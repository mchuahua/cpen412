==> flow/design.v <==
module M68kAssociativeCacheController_Verilog (
		input Clock,															 
		input Reset_L,    													 
		input DramSelect68k_H, 												 
		input unsigned [31:0] AddressBusInFrom68k,					 
		input unsigned [15:0] DataBusInFrom68k,  						 
		output reg unsigned [15:0] DataBusOutTo68k,  				 
		input UDS_L,	   													 
		input LDS_L,	   													 
		input WE_L, 															 
		input AS_L,									
		input DtackFromDram_L,												 
		input CAS_Dram_L,														 
		input RAS_Dram_L,														 
		input unsigned [15:0] DataBusInFromDram, 						 
		output reg unsigned [15:0] DataBusOutToDramController,	 
		input unsigned [15:0] DataBusInFromCache,						 
		output reg UDS_DramController_L,									 
		output reg LDS_DramController_L,									 
		output reg DramSelectFromCache_L,	
		output reg WE_DramController_L,									 
		output reg AS_DramController_L,
		output reg DtackTo68k_L,											 
		output reg unsigned [3:0] TagCache_WE_L,						 
		output reg unsigned [3:0] DataCache_WE_L,						 
		output reg unsigned [3:0] ValidBit_WE_L,						 
		output reg unsigned [31:0] AddressBusOutToDramController,	 
		output reg unsigned [24:0] TagDataOut,								 
		output reg unsigned [2:0] WordAddress,								 
		output reg ValidBitOut_H,												 
		output reg unsigned [2:0] Index,										 
		input unsigned [3:0] ValidHit_H,									 
		input unsigned [3:0] Valid_H,										 
		input unsigned [2:0] LRUBits_In,	
		output reg unsigned [2:0] LRUBits_Out,	
		output reg LRU_WE_L,
		output unsigned [4:0] CacheState	
	);
	parameter	Reset								= 5'b00000;								
	parameter	InvalidateCache 				= 5'b00001;
	parameter 	Idle 								= 5'b00010;
	parameter	CheckForCacheHit 				= 5'b00011;	
	parameter	ReadDataFromDramIntoCache	= 5'b00100;
	parameter	CASDelay1 						= 5'b00101;
	parameter	CASDelay2 						= 5'b00110;
	parameter	BurstFill 						= 5'b00111;
	parameter	EndBurstFill 					= 5'b01000;
	parameter	WriteDataToDram 				= 5'b01001;
	parameter	WaitForEndOfCacheRead		= 5'b01010;
	reg unsigned [4:0] CurrentState;					 
	reg unsigned [4:0] NextState; 						 
	reg unsigned [15:0] BurstCounter;					 
	reg BurstCounterReset_L;								 
	reg unsigned [1:0] ReplaceBlockNumber;				 
	reg unsigned [1:0] ReplaceBlockNumberData;		 
	reg LoadReplacementBlockNumber_H;					 
	reg  LRUBits_Load_H;
	reg  unsigned [2:0]  LRUBits;
	assign CacheState = CurrentState;								 
   always@(posedge Clock, negedge Reset_L)
	begin
		if(Reset_L == 0)
			CurrentState <= Reset ;
		else
			CurrentState <= NextState;	
	end
	always@(posedge Clock)
	begin
		if(BurstCounterReset_L == 0) 						 
			BurstCounter <= 16'b0000000000000000 ;
		else
			BurstCounter <= BurstCounter + 1;			 
	end
	always@(posedge Clock)
	begin
		if(LoadReplacementBlockNumber_H == 1) 
			ReplaceBlockNumber <= ReplaceBlockNumberData;			 
	end
	always@(posedge Clock)
	begin
		if(LRUBits_Load_H == 1)
			LRUBits	<= LRUBits_In;			 
	end
	always@(*)
	begin
		DataBusOutTo68k 					<= DataBusInFromCache;
		DataBusOutToDramController 	<= DataBusInFrom68k;
		AddressBusOutToDramController[31:4]	<= AddressBusInFrom68k[31:4];
		AddressBusOutToDramController[3:1]	<= 3'b000;								 
		AddressBusOutToDramController[0] 	<= 0;										 
		TagDataOut							<= AddressBusInFrom68k[31:7];				 
		Index									<= AddressBusInFrom68k[6:4];				 
		UDS_DramController_L				<= UDS_L;
		LDS_DramController_L	   		<= LDS_L;
		WE_DramController_L 				<= WE_L;
		AS_DramController_L				<= AS_L;
		DtackTo68k_L						<= 1;												 
		TagCache_WE_L 						<= 4'b1111;										 
		DataCache_WE_L 					<= 4'b1111;										 
		ValidBit_WE_L						<= 4'b1111;										 
		ValidBitOut_H						<= 0;												 
		DramSelectFromCache_L 			<= 1;												 
		WordAddress							<= 3'b000;										 
		BurstCounterReset_L 				<= 1;												 
		ReplaceBlockNumberData 			<= 2'b00;			
		LoadReplacementBlockNumber_H 	<= 0 ;											 
		LRUBits_Out							<= 3'b000;
		LRU_WE_L								<= 1;												 
		LRUBits_Load_H						<= 0;
		NextState 							<= Idle ;										 
		if(CurrentState == Reset) 	begin	  												 
			BurstCounterReset_L 	<= 0;														 
			NextState				<= InvalidateCache;									 
		end
		else if(CurrentState == InvalidateCache) begin	  						
			if(BurstCounter == 8) 														 
				NextState 						<= Idle;
			else begin
				NextState						<= InvalidateCache;					 
				Index	 							<= BurstCounter[2:0];				 
				ValidBitOut_H 					<=	0;		
				ValidBit_WE_L					<= 4'b0000;
				TagDataOut						<= 25'b0000000000000000000000000;	
				TagCache_WE_L					<= 4'b0000;							 
				LRUBits_Out						<= 3'b000;
				LRU_WE_L							<= 0;
			end
		end
		else if(CurrentState == Idle) begin									 
			if ((AS_L == 0) && (DramSelect68k_H == 1)) begin
				LRUBits_Load_H <= 1;
				if(WE_L == 1) begin
					UDS_DramController_L <= 1'b0;
					LDS_DramController_L <= 1'b0;
					NextState <= CheckForCacheHit;
				end
				else begin
					ValidBitOut_H <= 1'b0;
					if(|ValidHit_H[3:0]) begin
						ValidBit_WE_L <= ~ValidHit_H;
					end
					DramSelectFromCache_L <= 1'b0;
					NextState <= WriteDataToDram;
				end
			end
		end
		else if(CurrentState == CheckForCacheHit) begin				 
			UDS_DramController_L <= 1'b0;
			LDS_DramController_L <= 1'b0;
			if(|ValidHit_H[3:0]) begin
				WordAddress <= AddressBusInFrom68k[3:1];
				DtackTo68k_L <= 1'b0;
				NextState <= WaitForEndOfCacheRead;
				if((LRUBits[0] == 0) && (LRUBits[1]==0))
					LRUBits_Out <= {LRUBits[2],2'b11};
				else if((LRUBits[0] == 0) && (LRUBits[1]==1))
					LRUBits_Out <= {LRUBits[2],2'b01};
				else if((LRUBits[0] == 1) && (LRUBits[2]==0))
					LRUBits_Out <= {1'b1, LRUBits[1],1'b0};
				else
					LRUBits_Out <= {1'b0, LRUBits[1],1'b0};
				LRU_WE_L <= 0;
			end
			else begin
				DramSelectFromCache_L <= 0;
				if((LRUBits[0] == 0) && (LRUBits[1]==0)) begin
					ReplaceBlockNumberData <= 2'b00;
					LRUBits_Out <= {LRUBits[2],2'b11};
				end
				else if((LRUBits[0] == 0) && (LRUBits[1]==1)) begin
					ReplaceBlockNumberData <= 2'b01;
					LRUBits_Out <= {LRUBits[2],2'b01};
				end
				else if((LRUBits[0] == 1) && (LRUBits[2]==0)) begin
					ReplaceBlockNumberData <= 2'b10;
					LRUBits_Out <= {1'b1, LRUBits[1],1'b0};
				end
				else begin
					ReplaceBlockNumberData <= 2'b11;
					LRUBits_Out <= {1'b0, LRUBits[1],1'b0};
				end
				LRU_WE_L <= 0;
				LoadReplacementBlockNumber_H <= 1;
				NextState <= ReadDataFromDramIntoCache;
			end
		end
		else if(CurrentState == WaitForEndOfCacheRead) begin		
			UDS_DramController_L <= 1'b0;
			LDS_DramController_L <= 1'b0;
			WordAddress <= AddressBusInFrom68k[3:1];
			DtackTo68k_L <= 1'b0;
			if (AS_L ==0) begin
				NextState <= WaitForEndOfCacheRead;
			end
		end
		else if(CurrentState == ReadDataFromDramIntoCache) begin
			UDS_DramController_L <= 1'b0;
			LDS_DramController_L <= 1'b0;
			DramSelectFromCache_L <= 1'b0;
			NextState <= ReadDataFromDramIntoCache;
			if((CAS_Dram_L==0) && (RAS_Dram_L==1)) begin
				NextState <= CASDelay1;
			end
			ValidBitOut_H <= 1;
			if (ReplaceBlockNumber == 2'b00) begin
				TagCache_WE_L[0] <= 0;
				ValidBit_WE_L[0] <= 0;
			end
			if (ReplaceBlockNumber == 2'b01) begin
				TagCache_WE_L[1] <= 0;
				ValidBit_WE_L[1] <= 0;
			end
			if (ReplaceBlockNumber == 2'b10) begin
				TagCache_WE_L[2] <= 0;
				ValidBit_WE_L[2] <= 0;
			end
			else begin
				TagCache_WE_L[3] <= 0;
				ValidBit_WE_L[3] <= 0;
			end
		end
		else if(CurrentState == CASDelay1) begin						
			UDS_DramController_L <= 1'b0;
			LDS_DramController_L <= 1'b0;
			DramSelectFromCache_L <= 1'b0;
			NextState <= CASDelay2;
		end
		else if(CurrentState == CASDelay2) begin						
			UDS_DramController_L <= 1'b0;
			LDS_DramController_L <= 1'b0;
			DramSelectFromCache_L <= 1'b0;
			BurstCounterReset_L <= 1'b0;
			NextState <= BurstFill;
		end
		else if(CurrentState == BurstFill) begin
			UDS_DramController_L <= 1'b0;
			LDS_DramController_L <= 1'b0;
			DramSelectFromCache_L <= 1'b0;
			NextState <= BurstFill;
			if(BurstCounter == 8) begin
				NextState <= EndBurstFill;
			end
			else begin
				WordAddress <= BurstCounter[2:0];
				if (ReplaceBlockNumber == 2'b00) begin
					DataCache_WE_L[0] <= 1'b0;
				end
				if (ReplaceBlockNumber == 2'b01) begin
					DataCache_WE_L[1] <= 1'b0;
				end
				if (ReplaceBlockNumber == 2'b10) begin
					DataCache_WE_L[2] <= 1'b0;
				end
				else begin
					DataCache_WE_L[3] <= 1'b0;
				end
			end
		end
		else if(CurrentState == EndBurstFill) begin							 
			UDS_DramController_L <= 1'b0;
			LDS_DramController_L <= 1'b0;
			DramSelectFromCache_L <= 1'b1;
			DtackTo68k_L <= 1'b0;
			WordAddress <= AddressBusInFrom68k[3:1];
			DataBusOutTo68k <= DataBusInFromCache;
			if((AS_L == 1) || (DramSelect68k_H == 0)) begin
				NextState <= Idle;
			end
			else begin
				NextState <= EndBurstFill;
			end
		end
		else if(CurrentState == WriteDataToDram) begin	  					 
			AddressBusOutToDramController <= AddressBusInFrom68k;
			DramSelectFromCache_L <= 1'b0;
			DtackTo68k_L <= DtackFromDram_L;
			if((AS_L == 1) || (DramSelect68k_H == 0)) begin
				NextState <= Idle;
			end
			else begin
				NextState <= WriteDataToDram;
			end
		end		
	end
endmodule
* Reports on M68kAssociativeCacheController_Verilog
The steps from the RTL of M68kAssociativeCacheController_Verilog to its reports follow in flow order.
Lines are those of the file above, counted from 1.
Operators carry their Yosys type and port widths (W data, S select, Z words).
Library cell names are shortened.
The mark n/a stands for no value.
- Top :: M68kAssociativeCacheController_Verilog
- Clock :: Clock
- Standard-cell library :: sky130hd
- Library corner :: tt_025C_1v80

* Word-level counts
Source: Yosys, flattened and elaborated, memories not mapped. Widths are those after wreduce. Registers that Yosys merges into a memory's read port (data or address) are not register bits. Print and check cells do not count. Equal cells are merged and count once.
- Bits of input ports :: 101
- Bits in registers :: 25
- Output and inout bits :: 123
- Muxes and demuxes :: 238
- Bitwise logic cells :: 8
- Equality and inequality tests :: 13
- Reduce/logical cells :: 11
- Add/sub/neg operators :: 1
** Operators with widths (count)
- $mux W1 :: 183
- $mux W3 :: 33
- $mux W25 :: 3
- $mux W4 :: 18
- $add A16 B1 Y16 const B :: 1
- $eq A16 B4 Y1 const B :: 1
- $eq A4 B3 Y1 const B :: 4
- $eq A4 B4 Y1 const B :: 3
- $reduce_or A10 Y1 :: 1
- $reduce_or A9 Y1 :: 1
- $eq A4 B2 Y1 const B :: 2
- $not A1 Y1 :: 7
- $logic_and A1 B1 Y1 :: 5
- $logic_not A5 Y1 :: 1
- $eq A4 B1 Y1 const B :: 1
- $not A4 Y4 :: 1
- $reduce_or A4 Y1 :: 1
- $eq A2 B1 Y1 const B :: 1
- $eq A2 B2 Y1 const B :: 1
- $logic_not A2 Y1 :: 1
- $mux W2 :: 1
- $logic_or A1 B1 Y1 :: 1

* Longest topological paths
Depth = most cells in a row (Yosys ltp): at word level without a register or memory, in the mapped netlist without a sequential cell, where the memories' decode and read muxes count.
- Depth after elaboration :: 14
- ABC_AREA :: 1
- Gate-level depth with buffers :: 10
- Gate-level depth less buffers :: 10

* After synthesis
The flow's flattened synthesis, as Yosys stat reports it; memories are mapped. The netlist is that of the ABC_AREA named above (0 if unset); the other value can give another one.
The area totals of this step are shown rounded.
** Cells by type
- buf_4 :: count 64, area in all 480.461 um^2
- dfxtp_1 :: count 19, area in all 380.365 um^2
- nand2_1 :: count 62, area in all 232.723 um^2
- a21boi_0 :: count 24, area in all 180.173 um^2
- nor2_1 :: count 44, area in all 165.158 um^2
- inv_1 :: count 43, area in all 161.405 um^2
- dfrtp_1 :: count 4, area in all 100.096 um^2
- nand3_1 :: count 19, area in all 95.091 um^2
- edfxtp_1 :: count 3, area in all 90.086 um^2
- o21ai_0 :: count 13, area in all 65.062 um^2
- a21oi_1 :: count 12, area in all 60.058 um^2
- ha_1 :: count 4, area in all 50.048 um^2
- nand4_1 :: count 7, area in all 43.792 um^2
- nand2_2 :: count 6, area in all 37.536 um^2
- nor2_4 :: count 3, area in all 33.782 um^2
- nor3_4 :: count 2, area in all 32.531 um^2
- nor2_2 :: count 5, area in all 31.28 um^2
- a22oi_1 :: count 4, area in all 30.029 um^2
Not listed: further types 12, cells in them 28.
- Mapped flip-flops :: 26
- Cells in the netlist :: 366
- Buffers :: 69
- Sequential area :: 571 um^2
- Cell area after synthesis :: 2440 um^2

* Path before layout
OpenSTA on the mapped netlist: ideal clock, no wires. The path of least setup slack (recovery checks aside). Input and output delay are each 20% of the period. Register names are those of the netlist, which keeps one name where synthesis merged equal registers.
- Path type :: register to output
- From :: register BurstCounter[0]
- To :: output TagDataOut[19]
- Arrival time :: 1.293 ns
- Time at the first pin :: 0.000 ns
- Driving pins on the path :: 8
- Slack :: 1.203 ns
- Required time :: 2.496 ns
- Period :: 3.12 ns
- Delay of the path :: 1.293 ns
- Buffers on the path :: 1
- Period reached after synthesis :: 1.917 ns
"delay of the path" is the arrival time less input delay plus setup time.
A path that ends at an output port has no setup time.
"driving pins on the path": output pins that drive a net of the path, with the launching flip-flop's if there is one; two outputs of one cell count as two.
"period reached after synthesis" = period - worst setup slack (recovery checks aside). The figure is calculated, with input and output delays left at 20% of the set period.
Between the ends stands the longest chain of elaborated cells between them, by number of cells; it is not shown to be the way that was timed. Of several equally long chains one is given.
A line is the first line of the expression or statement that the cell stems from. Yosys adds cells for indexed reads and writes and turns some case tables into memories.
- Cells stage by stage :: dfxtp_1 > inv_1 > ha_1 > nand3_1 > nor2_1 > nand2_2 > buf_2 > a21boi_0
- Length of the longest elaborated chain :: 4
** RTL lines, path post-synthesis
- from (decl) :: RTL line 52 : reg unsigned [15:0] BurstCounter;
- from (assign) :: RTL line 70 : BurstCounter <= 16'b0000000000000000 ;
- from (assign) :: RTL line 72 : BurstCounter <= BurstCounter + 1;
- $eq A16 B4 Y1 :: RTL line 116 : if(BurstCounter == 8)
- $mux W25 :: RTL line 116
- $mux W25 :: RTL line 115 : else if(CurrentState == InvalidateCache) begin
- $mux W25 :: RTL line 111 : if(CurrentState == Reset) begin
- to (decl) :: RTL line 28 : output reg unsigned [24:0] TagDataOut,

==> runs of M68kAssociativeCacheController_Verilog <==
Settings of 2 stored flow runs for module M68kAssociativeCacheController_Verilog (sky130hd), not sorted in any way. The constraints put input and output delay at 20% of the set period each and load the outputs with 0.01 pF.

** Run 1
- Settings :: period_ns=4.44; CORE_UTILIZATION=70; PLACE_DENSITY_LB_ADDON=0.26; CORE_ASPECT_RATIO=1.42; CELL_PAD_IN_SITES_GLOBAL_PLACEMENT=0; TNS_END_PERCENT=100; ABC_AREA=1; GPL_ROUTABILITY_DRIVEN=1; CAP_MARGIN=40; SLEW_MARGIN=40; CORE_MARGIN=2
- Outcome :: stopped before the end: placement reported PPL-0024

** Run 2
- Settings :: period_ns=2.77; CORE_UTILIZATION=65; CAP_MARGIN=20; CORE_MARGIN=2; SLEW_MARGIN=20
- Outcome :: stopped before the end: placement reported PPL-0024
